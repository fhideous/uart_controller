==> flow/design.v <==
module uart_allocation #(
  parameter BIT_RATE = 9600,
  parameter CLK_HZ   = 100_000_000
)(
  input         clk_i,
  input         aresetn_i,
  output        clk_o,
  output        aresetn_o,
  input         s_rx_data_i,
  input         s_valid_i,
  output        s_ready_o,
  output [7:0]  s_rx_data_o,
  input  [7:0]  m_tx_data_i,
  input         m_ready_i,
  output        m_valid_o,
  output        m_tx_data_o
);
localparam  CLK_PER_10_BIT  = CLK_HZ / BIT_RATE * 10;
uart_tx #(
  .CLK_PER_BIT  (CLK_PER_10_BIT / 10    )
) inst_uart_tx (
  .clk_i        (clk_i                  ),
  .nreset_i     (aresetn_i              ),
  .tx_data_i    (m_tx_data_i            ),
  .ready_i      (m_ready_i              ),
  .valid_o      (m_valid_o              ),
  .tx_o         (m_tx_data_o            )
);
 uart_rx #( 
    .CLK_PER_BIT (CLK_PER_10_BIT / 10   )
) inst_uart_rx (
   .clk_i        (clk_i                 ),
   .nreset_i     (aresetn_i             ),
   .rx_i         (s_rx_data_i           ),
   .valid_i      (s_valid_i             ),
   .ready_o      (s_ready_o             ),
   .data_o       (s_rx_data_o           )
 );
assign clk_o      = clk_i;
assign aresetn_o  = aresetn_i; 
endmodule
module uart_rx #(
   parameter CLK_PER_BIT = 1
)(
  input             clk_i,
  input             nreset_i,
  input             rx_i,
  input             valid_i,
  output            ready_o, 
  output reg [7:0]  data_o
);
localparam    COUNTER_LEN     = 1 + $clog2(CLK_PER_BIT / 2);
reg   [COUNTER_LEN - 1:0]    clk_counter;
wire                         is_bod_tic;
wire                         is_second_tic;
reg                          second_bod_tic;
reg   [3:0]                  bit_cnt;
reg   [1:0]                  state;  
reg   [1:0]                  next_state;
reg                          state_1_to_2;
wire                         clk_counter_rm;
localparam    IDLE_S                 = 2'b00;
localparam    START_BIT_S            = 2'b01;  
localparam    RECIVE_DATA_S          = 2'b10;
localparam    WAIT_STOP_BIT_S        = 2'b11;
always @( posedge clk_i ) begin 
  if( !nreset_i )
    clk_counter   <= 'b0;
  else begin 
    if( state != IDLE_S ) begin
      if( (clk_counter >= ( CLK_PER_BIT ) / 2 ) && state != RECIVE_DATA_S )
        clk_counter <= 1'b0;
      else if( ( clk_counter >= CLK_PER_BIT && state == RECIVE_DATA_S  ) 
                          || ( bit_cnt == 'd7 && is_bod_tic ) )
        clk_counter <= 1'b0; 
      else  if( clk_counter_rm )
        clk_counter <= 1'b0; 
      else
        clk_counter <= clk_counter + 1'b1;
    end 
    else 
        clk_counter <= 1'b0;
  end
end  
assign is_bod_tic = ( clk_counter ==  ( CLK_PER_BIT - 1 ) && ( state == RECIVE_DATA_S ) )
            || ( ( clk_counter ==  ( CLK_PER_BIT - 1 ) / 2 ) && ( ( state == START_BIT_S  ) || ( state == WAIT_STOP_BIT_S ) 
                                                               ) ) ;
always @( posedge clk_i ) begin
  if ( !nreset_i )
    state_1_to_2 <= 'b0;
  else begin 
    if( ( state == 'd1 ) && ( next_state == 'd2 ) )
      state_1_to_2 <= 'b1;
    else if( state_1_to_2 )
      state_1_to_2 <= 'b0;
  end 
end
assign clk_counter_rm = state_1_to_2;
always @( posedge clk_i ) begin
  if( !nreset_i )
    bit_cnt <= 1'b0;
  else begin 
    if ( state != RECIVE_DATA_S )
      bit_cnt <= 1'b0;
    else if( ( bit_cnt == 'd8 )  && ( is_bod_tic ) )
      bit_cnt <= 1'b0;
    else if( is_bod_tic )
      bit_cnt <= bit_cnt + 1'b1; 
  end
end
always @( posedge clk_i ) begin
  if( !nreset_i )
    data_o <= 8'b0000_0000;
  else begin 
    if ( ( state == RECIVE_DATA_S )  && ( is_bod_tic ) && bit_cnt < 'd8 )
      data_o[bit_cnt] <= rx_i;
  end 
end 
always @( posedge clk_i )
  if( !nreset_i )
    state <= IDLE_S;
  else
    state <= next_state;
always @( * )
  begin
  case( state )
    IDLE_S:
      begin
        if( valid_i && rx_i == 1'b0 )
          next_state = START_BIT_S;
        else 
          next_state = IDLE_S;
      end
    START_BIT_S:
      begin
        if ( !is_bod_tic ) begin
          next_state  = START_BIT_S;
        end
        else begin
          if( rx_i == 1'b0 ) 
            next_state = RECIVE_DATA_S;
          else 
            next_state = IDLE_S;
        end
      end
    RECIVE_DATA_S:
      begin
        if( !is_bod_tic ) begin
          next_state  = RECIVE_DATA_S;
        end
        else begin
          if ( bit_cnt < 8 )
            next_state   = RECIVE_DATA_S; 
          else 
            next_state   = WAIT_STOP_BIT_S; 
        end
      end
    WAIT_STOP_BIT_S: 
    begin
     if( !is_bod_tic )
        next_state   = WAIT_STOP_BIT_S;
      else 
        next_state   = IDLE_S;
    end
    default:
      begin
        next_state = IDLE_S;
      end
  endcase
  end
  reg                       reg_ready;
  always @( posedge clk_i) begin
    if ( !nreset_i ) 
      reg_ready <= 1'b0;
    else begin
      if ( ( state == WAIT_STOP_BIT_S ) && ( is_bod_tic) )
        reg_ready <= 1'b1;
      else if ( state == START_BIT_S )
        reg_ready <= 1'b0;
    end
  end
  assign ready_o = reg_ready;
endmodule
module uart_tx #(
   parameter CLK_PER_BIT = 1
)(
  input           clk_i,
  input           nreset_i,
  input  [7:0]    tx_data_i,
  input           ready_i,
  output          valid_o,
  output reg      tx_o
);
localparam  COUNTER_LEN     = 1 + $clog2(CLK_PER_BIT);
reg  [COUNTER_LEN - 1:0]  clk_counter;
reg   [9:0]               reg_data;                    
reg   [3:0]               n_bit;
reg                       is_transmitting;
wire                      cnt_tic;
assign    valid_o   =   ( nreset_i ) && ( is_transmitting ) ;
always @( posedge clk_i ) begin 
  if ( !nreset_i ) begin
      is_transmitting    <=  1'b0;
      reg_data           <=  10'b1_1111_1111_0;
  end else if ( !is_transmitting && ready_i) begin 
      is_transmitting    <= 'b1;
      reg_data           <=  { 1'b1, tx_data_i, 1'b0};
  end else if ( n_bit == 'd10 && cnt_tic  )
      is_transmitting    <= 'b0;
end 
always @( posedge clk_i ) begin 
  if ( !nreset_i )
    clk_counter   <= 'b0;
  else if ( is_transmitting ) begin
    if ( ( clk_counter == CLK_PER_BIT ) || ( n_bit == 'd10 && cnt_tic ) )
      clk_counter <= 1'b0; 
    else 
      clk_counter <= clk_counter + 1'b1;
  end 
end  
assign        cnt_tic = ( clk_counter == CLK_PER_BIT - 1) || ( ( !clk_counter ) && ( is_transmitting ) 
                                                                                && ( !n_bit )  );
always @( posedge clk_i ) begin
  if ( ( !nreset_i ) )
    n_bit    <= 4'b0;
  else begin 
    if (      ( ( n_bit == 'd10 )      && ( cnt_tic          ) )
             || ( ready_i              && ( !is_transmitting ) ) )
      n_bit  <= 'b0; 
    else if ( cnt_tic )
      n_bit  <= n_bit + 1'b1; 
   end
end
always @ ( posedge clk_i ) begin
    if ( !nreset_i )
        tx_o  <=    1'b1;
    else begin
      if ( ( !is_transmitting ) || ( cnt_tic && ( n_bit == 'd10 ) ) )
        tx_o  <=    1'b1;
      else if ( cnt_tic )
        tx_o  <=    reg_data[n_bit];
      end 
end
endmodule
From RTL to reports: uart_allocation
What the tools print for uart_allocation, step after step.
Line numbers count from 1 in the design file above.
Library cell names are shortened.
The mark - stands for no value.
Inputs
  top: uart_allocation
  clock input: clk_i
  cell library: sky130hd
  corner: tt_025C_1v80

Word-level counts
Yosys after proc, flatten, opt, wreduce and memory -nomap, before mapping. Memory bits, and registers merged into a memory's read port (data or address), are not among the register bits. Print and check cells are not counted. Equal cells are merged and count once.
Storage and ports
  register bits after elaboration: 59
  input port bits: 13
  output and inout port bits: 13
  elaborated cells: 87
Cells by class
  add/subtract/negate cells: 5
  order comparisons: 3
  equal/unequal tests: 12
  shifts and indexed selects: 3
  multiplexer cells: 13
  bitwise gates (word level): 6
  reduce/logical cells: 34
Operators with widths (count)
  15-bit by 14-bit == test with 1-bit output with constant B: 2
  1-bit logical AND: 16
  15-bit by 1-bit adder with 15-bit output with constant B: 1
  15-bit logical NOT: 1
  15-bit 2-to-1 mux: 1
  14-bit by 1-bit adder with 14-bit output with constant B: 1
  14-bit by 13-bit greater-or-equal comparator with 1-bit output with constant B: 1
  14-bit by 13-bit == test with 1-bit output with constant B: 1
  14-bit greater-or-equal comparator with constant B: 1
  14-bit == test with constant B: 1
  10-bit by 4-bit indexed select with 1-bit output: 1
  1-bit by 5-bit variable shift with 8-bit output: 1
  1-bit by 5-bit variable shift with 8-bit output with constant A: 1
  4-bit by 1-bit adder with 4-bit output with constant B: 2
  4-bit == test with constant B: 2
  8-bit AND: 1
  8-bit OR: 1
  8-bit NOT: 1
  2-bit case mux with 4-bit select: 1
  2-bit 2-to-1 mux: 4
  1-bit logical OR: 7
  1-bit 2-to-1 mux: 7
  2-bit == test with constant B: 3
  2-bit nonzero test: 3
  4-bit negator with 5-bit output: 1
  5-bit OR reduction: 1
  2-bit OR reduction: 2
  4-bit by 3-bit == test with 1-bit output with constant B: 1
Other operator kinds: 8; their cells: 10.

Depth
Depth = most cells in a row (Yosys ltp): at word level without a register or memory, in the mapped netlist without a sequential cell, where the memories' decode and read muxes count.
Logic depth
  depth in word-level cells: 9
  ABC_AREA: 0
  gate-level depth with buffers: 8
  gate-level depth less buffers: 7

Mapped cells and area
Yosys stat after the flow's synthesis: flattened, memories mapped to cells. It holds for the ABC_AREA given above (unset counts as 0); a run with the other value may have another netlist.
Cell types
  dfxtp_1: count 59, total area 1.18E+03 µm²
  nor2_1: count 42, total area 157.651 µm²
  nand2_1: count 41, total area 153.898 µm²
  ha_1: count 12, total area 150.144 µm²
  xor2_1: count 16, total area 140.134 µm²
  nand3_1: count 20, total area 100.096 µm²
  nand4_1: count 16, total area 100.096 µm²
  buf_6: count 7, total area 78.826 µm²
  xnor2_1: count 9, total area 78.826 µm²
  a21oi_1: count 15, total area 75.072 µm²
  o21ai_0: count 15, total area 75.072 µm²
  inv_1: count 15, total area 56.304 µm²
  a21o_1: count 7, total area 52.55 µm²
  and3_1: count 7, total area 43.792 µm²
  buf_4: count 4, total area 30.029 µm²
  mux2i_1: count 3, total area 30.029 µm²
  and4_1: count 3, total area 26.275 µm²
  and2_1: count 4, total area 25.024 µm²
Not listed: further types 40, cells in them 70.
Synthesis totals
  cell count: 365
  cell area after synthesis: 3126.7 µm²
  sequential area: 1181.1 µm²
  flip-flops: 59
  buffer cells: 22
The figures by module come from a second, unflattened synthesis with its own total; it is not the netlist above.
Unflattened totals
  cells (unflattened synthesis): 400
  area (unflattened synthesis): 3478.3 µm²
Each row is one instance without its submodules.
By module
  uart_rx (CLK_PER_BIT=10416): times used 1, cells 217, area 1925.6 µm²
  uart_tx (CLK_PER_BIT=10416): times used 1, cells 181, area 1537.7 µm²
  uart_allocation: times used 1, cells 2, area 15.0 µm²

FLOW RESULTS
============

Top module uart_allocation; platform sky130hd; tools Yosys and OpenROAD; 2 stored runs in no particular order. Input and output delays are each 20% of the period that was set; the output load is 0.01 pF.
"achieved clock period (ns)" means the clock period less the worst setup slack. The figure is calculated, with input and output delays left at 20% of the set period.
"worst setup path time (ns)" means the part of the period allowed to the worst setup path (the constraints hold back 20% at inputs and 20% at outputs) less its slack; where the path has registers, the arrival times of their clocks count too.
By "finish__power__total" is meant OpenSTA's value without simulated activity: inputs other than the clock are taken to toggle once in ten clock periods, and the tool carries that through the logic.

Flow files of record 1
==> flow/run.sh <==
#!/bin/bash
# the make line also repeats the synthesis and layout settings of config.mk as NAME=value (left out here)
make -C /OpenROAD-flow-scripts/flow DESIGN_CONFIG=/design/flow/config.mk WORK_HOME=/design/flow/orfs CLKGATE_MAP_FILE= finish
==> flow/config.mk <==
export PLATFORM = sky130hd
export DESIGN_NAME = uart_allocation
export DESIGN_NICKNAME = uart_allocation
export VERILOG_FILES = /design/flow/design.v
export SDC_FILE = /design/flow/constraint.sdc
export NUM_CORES = 4
export LEC_CHECK = 0
export CAP_MARGIN = 20
export CORE_ASPECT_RATIO = 0.92
export CORE_MARGIN = 2
export CORE_UTILIZATION = 17
export CTS_CLUSTER_DIAMETER = 254
export CTS_CLUSTER_SIZE = 12
export GPL_ROUTABILITY_DRIVEN = 0
export HOLD_SLACK_MARGIN = -0.02
export MAX_ROUTING_LAYER = met5
export PLACE_DENSITY_LB_ADDON = 0.27
export SETUP_SLACK_MARGIN = -0.09
export SLEW_MARGIN = 10
==> flow/constraint.sdc <==
create_clock -name core_clock -period 1.48 [get_ports {clk_i}]
set_input_delay 0.2960 -clock core_clock [delete_from_list [all_inputs] [get_ports {clk_i}]]
set_output_delay 0.2960 -clock core_clock [all_outputs]
set_load 0.01 [all_outputs]

report of record 1
yosys chip area after synthesis (um^2): 3126.7
finish__design__die__area: 19494.6
finish__design__instance__area__stdcell: 5108.6
finish__design__instance__utilization: 0.2839
finish__timing__setup__ws: -0.321
finish__timing__setup__tns: -10.787
finish__timing__hold__ws: 0.417
finish__power__total: 4.528e-03
achieved clock period (ns): 1.801
worst setup path time (ns): 1.80
worst setup path kind: flip-flop to flip-flop

Flow files of record 2
==> flow/run.sh <==
#!/bin/bash
# the make line also repeats the synthesis and layout settings of config.mk as NAME=value (left out here)
make -C /OpenROAD-flow-scripts/flow DESIGN_CONFIG=/design/flow/config.mk WORK_HOME=/design/flow/orfs CLKGATE_MAP_FILE= finish
==> flow/config.mk <==
export PLATFORM = sky130hd
export DESIGN_NAME = uart_allocation
export DESIGN_NICKNAME = uart_allocation
export VERILOG_FILES = /design/flow/design.v
export SDC_FILE = /design/flow/constraint.sdc
export NUM_CORES = 4
export LEC_CHECK = 0
export CAP_MARGIN = 20
export CORE_MARGIN = 2
export CORE_UTILIZATION = 26
export CTS_CLUSTER_DIAMETER = 89
export CTS_CLUSTER_SIZE = 65
export GPL_TIMING_DRIVEN = 1
export PLACE_DENSITY_LB_ADDON = 0.04
export SLEW_MARGIN = 20
export TNS_END_PERCENT = 75
==> flow/constraint.sdc <==
create_clock -name core_clock -period 1.97 [get_ports {clk_i}]
set_input_delay 0.3940 -clock core_clock [delete_from_list [all_inputs] [get_ports {clk_i}]]
set_output_delay 0.3940 -clock core_clock [all_outputs]
set_load 0.01 [all_outputs]

report of record 2
yosys chip area after synthesis (um^2): 3126.7
finish__design__die__area: 12918.6
finish__design__instance__area__stdcell: 4124.0
finish__design__instance__utilization: 0.3477
finish__timing__setup__ws: 0.074
finish__timing__setup__tns: 0.000
finish__timing__hold__ws: 0.466
finish__power__total: 3.326e-03
achieved clock period (ns): 1.896
worst setup path time (ns): 1.90
worst setup path kind: flip-flop to flip-flop
